==> flow/design.v <==
module ZeroParallel (
    input clk,
    input rst,
    input  [11:0] Xin,
    output [20:0] Xout  
);
reg signed [11:0] Xin_d;
reg signed [11:0] Xin_Reg [6:0];
wire signed [11:0] coe[3:0];
assign coe[0]= 9'd26 ;
assign coe[1]= 9'd129;
assign coe[2]= 9'd316;
assign coe[3]= 9'd478;
always @(posedge clk or posedge rst) begin:yiwei
    integer i,j;
    if(rst) begin
        Xin_d <= 'd0;
        for(i = 0;i<7;i=i+1 ) begin
            Xin_Reg[i] <= 'd0;
        end
    end
    else begin
        Xin_d <= Xin;                
        for(j = 0;j<6;j=j+1)begin
            Xin_Reg[j+1] <= Xin_Reg[j];
        end
        Xin_Reg[0] <= Xin_d;
    end
end
wire signed [12:0]Add_Reg [3:0];
assign Add_Reg[0]  = {Xin_d[11],Xin_d}+{Xin_Reg[6][11],Xin_Reg[6]};
assign Add_Reg[1]  = {Xin_Reg[0][11],Xin_Reg[0]}+{Xin_Reg[5][11],Xin_Reg[5]};
assign Add_Reg[2]  = {Xin_Reg[1][11],Xin_Reg[1]}+{Xin_Reg[4][11],Xin_Reg[4]};
assign Add_Reg[3]  = {Xin_Reg[2][11],Xin_Reg[2]}+{Xin_Reg[3][11],Xin_Reg[3]};
wire signed [20:0] Mult_Reg[3:0];
assign Mult_Reg[0] = Add_Reg[0] * coe[0]; 
assign Mult_Reg[1] = Add_Reg[1] * coe[1];
assign Mult_Reg[2] = Add_Reg[2] * coe[2];
assign Mult_Reg[3] = Add_Reg[3] * coe[3];
assign Xout = Mult_Reg[0]+Mult_Reg[1]+Mult_Reg[2]+Mult_Reg[3];
endmodule
# Reports on ZeroParallel
# The steps from the RTL of ZeroParallel to its reports follow in flow order.
# Lines are those of the file above, counted from 1.
# Operators: Yosys type, input widths -> output width; for muxes data width and select width s.
# A cell with n/a has no value.
# design
top_module,ZeroParallel
clock_port,clk
library,sky130hd
pvt_corner,tt_025C_1v80

# Word-level counts
# Source: Yosys, flattened and elaborated. Widths are those after wreduce; folded enables and synchronous resets count as part of the registers. Registers that Yosys merges into a memory's read port (data or address) are not register bits. Print and check cells do not count. Equal cells are merged and count once.
# classes
addsub,7
n_mul,4
# op_table
cell,count
$mul 13x9->21 const B,1
$mul 13x9->20 const B,1
$mul 13x8->19 const B,1
$mul 13x5->18 const B,1
$add 21x21->21,3
$add 12x12->13,4
# bits
reg_bits,96
in_bits,14
output_inout_bits,21
elab_cells,19

# Depth
# Depth = most cells in a row (Yosys ltp): at word level without a register or memory, in the mapped netlist without a sequential cell, where the memories' decode and read muxes count.
# depth
ltp_word,5
abc_area,1
ltp_mapped,48
ltp_nobuf,48

# After synthesis
# Yosys stat after the flow's synthesis: flattened, memories mapped to cells. It holds for the ABC_AREA given above (unset counts as 0); a run with the other value may have another netlist.
# Totals and module areas in this step are rounded.
# types
cell,count,area_total_um2
sky130_fd_sc_hd__fa_1,146,2.92E+03
sky130_fd_sc_hd__ha_1,231,2.89E+03
sky130_fd_sc_hd__dfrtp_1,96,2.4E+03
sky130_fd_sc_hd__inv_1,437,1.64E+03
sky130_fd_sc_hd__xor2_1,72,630.605
sky130_fd_sc_hd__nand2_1,161,604.33
sky130_fd_sc_hd__a21oi_1,91,455.437
sky130_fd_sc_hd__xnor2_1,33,289.027
sky130_fd_sc_hd__nand3_1,38,190.182
sky130_fd_sc_hd__nor2_1,41,153.898
sky130_fd_sc_hd__o21ai_0,19,95.091
sky130_fd_sc_hd__nand2_2,10,62.56
sky130_fd_sc_hd__a21o_1,8,60.058
sky130_fd_sc_hd__o21ai_2,6,52.55
sky130_fd_sc_hd__o21bai_1,7,52.55
sky130_fd_sc_hd__nand4_1,8,50.048
sky130_fd_sc_hd__nor3_1,9,45.043
sky130_fd_sc_hd__o211ai_1,6,45.043
# Other cell types: 23; their cells: 48.
# synth_totals
cells,1467
mapped_area_um2,13010
seqArea_um2,2402
ffs,96
buf_cells,2

# Worst setup path after synthesis
# Source: OpenSTA report_checks on the synthesized netlist (no wires, ideal clock, input and output delay 20% of the period each), path of least setup slack; recovery checks are left aside. Register names are those of the netlist, which keeps one name where synthesis merged equal registers.
# synth_timing
kind,register to output
startpoint,reg Xin_Reg[2][0]
endpoint,out Xout[20]
tclk_ns,13.7
out_delay_ns,2.740
launch_ns,0.000
arrival_ns,8.271
required_time_ns,10.960
setup_slack_ns,2.689
delay_ns,8.271
driving_pins,48
path_buffers,0
period_less_setup_slack_ns,11.011
# "delay_ns" is the arrival time less input delay plus setup time.
# A path that ends at an output port has no setup time.
# "driving_pins" counts driving pins, that of a launching flip-flop among them; a cell with two outputs on the path counts twice.
# "period_less_setup_slack_ns" = period - worst setup slack (recovery checks aside). The figure is calculated, with input and output delays left at 20% of the set period.
# Between the ends stands the longest chain of elaborated cells between them, by number of cells; it is not shown to be the way that was timed. Of several equally long chains one is given.
# Each line given opens the expression or statement behind the cell; cells for indexed reads and writes are added by Yosys, which also makes memories of some case tables.
# synth_between
path_cell_list,sky130_fd_sc_hd__dfrtp_1 > sky130_fd_sc_hd__ha_1 > sky130_fd_sc_hd__inv_1 > sky130_fd_sc_hd__fa_1 > sky130_fd_sc_hd__o21ai_2 > sky130_fd_sc_hd__nand4_2 > sky130_fd_sc_hd__o211ai_2 > sky130_fd_sc_hd__xor2_1 > sky130_fd_sc_hd__inv_2 > sky130_fd_sc_hd__nor2_4 > sky130_fd_sc_hd__inv_1 > sky130_fd_sc_hd__nand2_2 > sky130_fd_sc_hd__inv_1 > sky130_fd_sc_hd__ha_1 > sky130_fd_sc_hd__or2_2 > sky130_fd_sc_hd__fa_1 > sky130_fd_sc_hd__fa_1 > sky130_fd_sc_hd__inv_1 > (+12 left out) > sky130_fd_sc_hd__inv_1 > sky130_fd_sc_hd__ha_1 > sky130_fd_sc_hd__fa_1 > sky130_fd_sc_hd__inv_1 > sky130_fd_sc_hd__fa_1 > sky130_fd_sc_hd__inv_1 > sky130_fd_sc_hd__ha_1 > sky130_fd_sc_hd__a21oi_1 > sky130_fd_sc_hd__o21ai_0 > sky130_fd_sc_hd__a21oi_1 > sky130_fd_sc_hd__nand2_1 > sky130_fd_sc_hd__nand4_1 > sky130_fd_sc_hd__nand3_1 > sky130_fd_sc_hd__nand2_1 > sky130_fd_sc_hd__inv_1 > sky130_fd_sc_hd__nor2_1 > sky130_fd_sc_hd__nand3_1 > sky130_fd_sc_hd__nand2_1
elab_chain_len,3
cells_between,3
cone_lines,3
cone_classes,add/sub: 2; mul: 1
# synth_rtl
element,line,rtl
start: declaration,8,reg signed [11:0] Xin_Reg [6:0];
start: assignment,19,Xin_Reg[i] <= 'd0;
start: assignment,25,Xin_Reg[j+1] <= Xin_Reg[j];
$add 12x12->13,34,"assign Add_Reg[3]  = {Xin_Reg[2][11],Xin_Reg[2]}+{Xin_Reg[3][11],Xin_Reg[3]};"
$mul 13x9->20,39,assign Mult_Reg[3] = Add_Reg[3] * coe[3];
$add 21x21->21,40,assign Xout = Mult_Reg[0]+Mult_Reg[1]+Mult_Reg[2]+Mult_Reg[3];
end: declaration,5,output [20:0] Xout

# Path in the finished layout
# From the final timing report of entry A: the path of least setup slack in the routed layout; clock arrival at registers is part of the times.
# layout_timing
kind,register to output
startpoint,reg Xin_Reg[2][0]
endpoint,out Xout[18]
tclk_ns,16.6
out_delay_ns,3.32
launch_ns,0.34
arrival_ns,9.23
required_time_ns,13.28
setup_slack_ns,4.05
driving_pins,44
path_buffers,1
# Between the ends stands the longest chain of elaborated cells between them, by number of cells; it is not shown to be the way that was timed. Of several equally long chains one is given.
# layout_between
path_cell_list,sky130_fd_sc_hd__dfrtp_1 > sky130_fd_sc_hd__ha_1 > sky130_fd_sc_hd__inv_1 > sky130_fd_sc_hd__fa_2 > sky130_fd_sc_hd__o21ai_4 > sky130_fd_sc_hd__nand4_2 > sky130_fd_sc_hd__o211ai_4 > sky130_fd_sc_hd__xor2_4 > sky130_fd_sc_hd__inv_2 > sky130_fd_sc_hd__nor2_4 > sky130_fd_sc_hd__inv_1 > sky130_fd_sc_hd__nand2_2 > sky130_fd_sc_hd__inv_1 > sky130_fd_sc_hd__ha_1 > sky130_fd_sc_hd__or2_2 > sky130_fd_sc_hd__fa_1 > sky130_fd_sc_hd__fa_1 > sky130_fd_sc_hd__inv_1 > (+8 left out) > sky130_fd_sc_hd__nand2_1 > sky130_fd_sc_hd__a21oi_1 > sky130_fd_sc_hd__xor2_1 > sky130_fd_sc_hd__fa_1 > sky130_fd_sc_hd__inv_1 > sky130_fd_sc_hd__ha_1 > sky130_fd_sc_hd__fa_1 > sky130_fd_sc_hd__inv_1 > sky130_fd_sc_hd__fa_1 > sky130_fd_sc_hd__inv_1 > sky130_fd_sc_hd__ha_2 > sky130_fd_sc_hd__nand4_1 > sky130_fd_sc_hd__nor3_1 > sky130_fd_sc_hd__nand2_1 > sky130_fd_sc_hd__nand2_2 > sky130_fd_sc_hd__a31oi_1 > sky130_fd_sc_hd__xnor2_1 > sky130_fd_sc_hd__clkdlybuf4s50_1
elab_chain_len,3
cells_between,3
cone_lines,3
cone_classes,add/sub: 2; mul: 1
# layout_rtl
element,line,rtl
start: declaration,8,reg signed [11:0] Xin_Reg [6:0];
start: assignment,19,Xin_Reg[i] <= 'd0;
start: assignment,25,Xin_Reg[j+1] <= Xin_Reg[j];
$add 12x12->13,34,"assign Add_Reg[3]  = {Xin_Reg[2][11],Xin_Reg[2]}+{Xin_Reg[3][11],Xin_Reg[3]};"
$mul 13x9->20,39,assign Mult_Reg[3] = Add_Reg[3] * coe[3];
$add 21x21->21,40,assign Xout = Mult_Reg[0]+Mult_Reg[1]+Mult_Reg[2]+Mult_Reg[3];
end: declaration,5,output [20:0] Xout

Hand-over note for ZeroParallel

2 stored runs of ZeroParallel in the flow (synthesis by Yosys, layout by OpenROAD, sky130hd cells), in arbitrary order. Constraints: input delay and output delay 20% of the set period each, output load 0.01 pF.
"achieved_clock_period_ns" = clock period - worst setup slack. The figure is calculated, with input and output delays left at 20% of the set period.
By "timing.worst_path_ns" is meant the share of the clock period that the worst setup path is allowed (20% is reserved at inputs, 20% at outputs), minus its slack. Clock arrival times at its registers enter into it.
The measured numbers are rounded.

Entry A, flow files:
==> flow/run.sh <==
#!/bin/bash
# the make line also repeats the synthesis and layout settings of config.mk as NAME=value (left out here)
make -C /OpenROAD-flow-scripts/flow DESIGN_CONFIG=/design/flow/config.mk WORK_HOME=/design/flow/orfs CLKGATE_MAP_FILE= finish
==> flow/config.mk <==
export PLATFORM = sky130hd
export DESIGN_NAME = ZeroParallel
export DESIGN_NICKNAME = ZeroParallel
export VERILOG_FILES = /design/flow/design.v
export SDC_FILE = /design/flow/constraint.sdc
export NUM_CORES = 4
export LEC_CHECK = 0
export ABC_AREA = 1
export CAP_MARGIN = 20
export CORE_MARGIN = 2
export CORE_UTILIZATION = 48
export MIN_ROUTING_LAYER = met1
export PLACE_DENSITY = 0.47
export SETUP_SLACK_MARGIN = 3.42
export SLEW_MARGIN = 20
==> flow/constraint.sdc <==
create_clock -name core_clock -period 16.6 [get_ports {clk}]
set_input_delay 3.3200 -clock core_clock [delete_from_list [all_inputs] [get_ports {clk}]]
set_output_delay 3.3200 -clock core_clock [all_outputs]
set_load 0.01 [all_outputs]

==> results of entry A, as CSV <==
result,value
achieved_clock_period_ns,12.555
finish.stdcell_area_um2,14360
fin_ws_ns,4.045
holdWs_ns,0.382
die_footprint_um2,28430
timing.worst_path_ns,9.23
timing.worst_path_kind,"register to output"
utilization_frac,0.536
synth_area_um2,13010

Entry B, flow files:
==> flow/run.sh <==
#!/bin/bash
# the make line also repeats the synthesis and layout settings of config.mk as NAME=value (left out here)
make -C /OpenROAD-flow-scripts/flow DESIGN_CONFIG=/design/flow/config.mk WORK_HOME=/design/flow/orfs CLKGATE_MAP_FILE= finish
==> flow/config.mk <==
export PLATFORM = sky130hd
export DESIGN_NAME = ZeroParallel
export DESIGN_NICKNAME = ZeroParallel
export VERILOG_FILES = /design/flow/design.v
export SDC_FILE = /design/flow/constraint.sdc
export NUM_CORES = 4
export LEC_CHECK = 0
export CAP_MARGIN = 20
export CORE_MARGIN = 2
export CORE_UTILIZATION = 40
export SLEW_MARGIN = 20
==> flow/constraint.sdc <==
create_clock -name core_clock -period 9.75 [get_ports {clk}]
set_input_delay 1.9500 -clock core_clock [delete_from_list [all_inputs] [get_ports {clk}]]
set_output_delay 1.9500 -clock core_clock [all_outputs]
set_load 0.01 [all_outputs]

==> results of entry B, as CSV <==
result,value
achieved_clock_period_ns,11.247
finish.stdcell_area_um2,18090
fin_ws_ns,-1.497
holdWs_ns,0.380
die_footprint_um2,34290
timing.worst_path_ns,9.30
timing.worst_path_kind,"register to output"
utilization_frac,0.557
synth_area_um2,13130

End of note.
